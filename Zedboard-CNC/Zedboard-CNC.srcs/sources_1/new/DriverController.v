==> flow/design.v <==
module DriverController(
	input clk,
	input cw,
	input ccw,
	output en,
	output reg dir,
	output reg step
    );
	wire active = cw || ccw;
	assign en = active;
	reg [19:0] clk_div;
	always @(posedge clk) begin
		clk_div <= clk_div + 1;
		if(active) begin
			step <= clk_div[19];  
			dir <= ccw;
		end
		else begin
			step <= 0;
		end
	end
endmodule
## From RTL to reports: DriverController

Tool output for the design above, in the order of the flow.
Line numbers count from 1 in the design file above.
Operators: Yosys type, input widths -> output width; for muxes data width and select width s.
Cell names lack the library's common part.
A cell with n/a has no value.

| inputs | value |
|---|---|
| design top | DriverController |
| clock | clk |
| library | sky130hd |
| library corner | tt_025C_1v80 |

## Elaborated design

Counts by Yosys on the flattened word-level netlist (proc, flatten, opt, wreduce; memories kept). Register bits leave out memories and registers merged into their read ports (data or address); mux counts leave out enables and synchronous resets folded into registers. Print and check cells are left out. Cells with the same type and inputs are merged into one.

| cells by class | value |
|---|---|
| add/sub/neg operators | 1 |
| reductions and logical operators | 1 |

Operators by type and width:

| kind | count |
|---|---|
| $add 20x1->20 const B | 1 |
| $logic_or 1x1->1 | 1 |

| bit counts | value |
|---|---|
| register bits after elaboration | 22 |
| input port bits | 3 |
| word-level cells | 5 |

## Depth

Yosys ltp: most cells in a row. Word level: on the elaborated netlist, between registers, memories and ports. Mapped: between sequential cells and ports; inverters and the memories' decode and read muxes count.

| depth | value |
|---|---|
| word-level depth | 1 |
| ABC_AREA | 1 |
| mapped depth | 8 |

## Synthesis result

Source: synth_stat.txt of the flow (Yosys; design flattened, memories mapped). It holds for the ABC_AREA given above (unset counts as 0); a run with the other value may have another netlist.
The area totals of this step are shown rounded.

Cells by type:

| type | count | area in all (µm²) |
|---|---|---|
| dfxtp_1 | 21 | 420.403 |
| nand2_1 | 34 | 127.622 |
| xnor2_1 | 7 | 61.309 |
| nand3_1 | 11 | 55.053 |
| inv_1 | 14 | 52.55 |
| nor2_1 | 12 | 45.043 |
| nor2_2 | 7 | 43.792 |
| xor2_1 | 4 | 35.034 |
| edfxtp_1 | 1 | 30.029 |
| nor2_4 | 2 | 22.522 |
| nand2_2 | 3 | 18.768 |
| nand4_1 | 3 | 18.768 |
| ha_1 | 1 | 12.512 |
| nand3_2 | 1 | 10.01 |
| o21ai_1 | 2 | 10.01 |
| nand3b_1 | 1 | 7.507 |
| a21oi_1 | 1 | 5.005 |
| inv_2 | 1 | 3.754 |

| mapped netlist | value |
|---|---|
| standard cells after synthesis | 126 |
| synthesis area | 0.0009797 mm² |
| sequential area | 0.0004504 mm² |
| mapped flip-flops | 22 |
| buffers | 0 |

## Worst setup path after synthesis

Source: OpenSTA report_checks on the synthesized netlist (no wires, ideal clock, input and output delay 20% of the period each), path of least setup slack; recovery checks are left aside. Register names are those of the netlist, which keeps one name where synthesis merged equal registers.

| timing path after synthesis | value |
|---|---|
| path type | flip-flop to flip-flop |
| start | register clk_div[0] |
| end | register clk_div[18] |
| period | 1780 ps |
| launch time at the first pin | 0 ps |
| data arrival time | 1034 ps |
| path slack | 634 ps |
| path delay | 1146 ps |
| stages | 9 |
| buffers on the path | 0 |
| period reached after synthesis | 1146 ps |

"path delay" = arrival - input delay + setup time.
"stages" counts driving pins, that of a launching flip-flop among them; a cell with two outputs on the path counts twice.
"period reached after synthesis" = period - worst setup slack (recovery checks aside). The figure is calculated, with input and output delays left at 20% of the set period.
Between the ends stands the longest chain of elaborated cells between them, by number of cells; it is not shown to be the way that was timed. Of several equally long chains one is given.
A line is the first line of the expression or statement that the cell stems from. Yosys adds cells for indexed reads and writes and turns some case tables into memories.

| between the ends, after synthesis | value |
|---|---|
| path through | dfxtp_1 > ha_1 > nand2_1 > nor2_2 > nand2_2 > nor2_2 > nand2_1 > nand2_1 > nand2_1 |
| cells in the longest elaborated chain | 1 |

Ends and longest elaborated chain, after synthesis:

| item | line | text |
|---|---|---|
| start: declaration | 11 | `reg [19:0] clk_div;` |
| start: assignment | 13 | `clk_div <= clk_div + 1;` |
| $add 20x1->20 | 13 |  |
| end: assignment | 13 |  |
| end: declaration | 11 |  |

## Timing after layout

From the final timing report of flow run A: the path of least setup slack in the routed layout; clock arrival at registers is part of the times.
The report prints the path's times to 10 ps; the period is as set.

| timing path after layout | value |
|---|---|
| path type | flip-flop to output port |
| start | register step |
| end | output step |
| period | 1550 ps |
| output delay | 310 ps |
| launch time at the first pin | 300 ps |
| data arrival time | 1160 ps |
| path slack | 80 ps |
| stages | 2 |
| buffers on the path | 1 |

| between the ends, after layout | value |
|---|---|
| path through | dfxtp_1 > clkdlybuf4s50_1 |
| cells in the longest elaborated chain | 0 |

Ends and longest elaborated chain, after layout:

| item | line | text |
|---|---|---|
| start: declaration | 7 | `output reg step` |
| start: assignment | 15 | `step <= clk_div[19];` |
| start: assignment | 19 | `step <= 0;` |
| end: declaration | 7 |  |

Record of 2 stored runs of the RTL-to-layout flow on DriverController, platform sky130hd. The runs are unordered. Constraints: input delay and output delay 20% of the set period each, output load 0.01 pF.
By "achieved period" is meant the clock period of the run minus its worst setup slack. This is arithmetic on one report: input and output delays are still those of the set period (20% each).
"worst setup path time": the worst setup path's part of the clock period (all of it between registers, 20% less for each end at a port) less its slack. A launch clock that arrives late makes it longer, a capture clock that arrives late makes it shorter.
By "total power of the final layout" is meant OpenSTA's value without simulated activity: inputs other than the clock are taken to toggle once in ten clock periods, and the tool carries that through the logic.
"worst setup path time" is given in steps of 10 ps.
Results are given in rounded form.

#### Flow run A

| setting | value |
|---|---|
| period_ns | `1.55` |
| CORE_UTILIZATION | `46` |
| ABC_AREA | `1` |
| GPL_TIMING_DRIVEN | `1` |
| CAP_MARGIN | `20` |
| SLEW_MARGIN | `20` |
| MIN_ROUTING_LAYER | `met1` |
| MAX_ROUTING_LAYER | `met5` |
| CORE_MARGIN | `2` |

| result | value |
|---|---|
| chip area after synthesis (Yosys) | 0.0009797 mm² |
| area of the die | 0.002515 mm² |
| utilization after layout | 57.3 % |
| setup slack of the worst path | 80 ps |
| total negative setup slack | 0 ps |
| total power of the final layout | 0.9783 mW |
| achieved period | 1470 ps |
| worst setup path time | 1160 ps |
| kind of the worst setup path | flip-flop to output port |

#### Flow run B

| setting | value |
|---|---|
| period_ns | `1.48` |
| CORE_UTILIZATION | `22` |
| PLACE_DENSITY_LB_ADDON | `0.08` |
| GPL_TIMING_DRIVEN | `0` |
| GPL_ROUTABILITY_DRIVEN | `1` |
| CAP_MARGIN | `40` |
| SLEW_MARGIN | `30` |
| CORE_MARGIN | `2` |

| result | value |
|---|---|
| chip area after synthesis (Yosys) | 0.0008471 mm² |
| area of the die | 0.004363 mm² |
| utilization after layout | 30.4 % |
| setup slack of the worst path | 46 ps |
| total negative setup slack | 0 ps |
| total power of the final layout | 0.9858 mW |
| achieved period | 1434 ps |
| worst setup path time | 1430 ps |
| kind of the worst setup path | flip-flop to flip-flop |
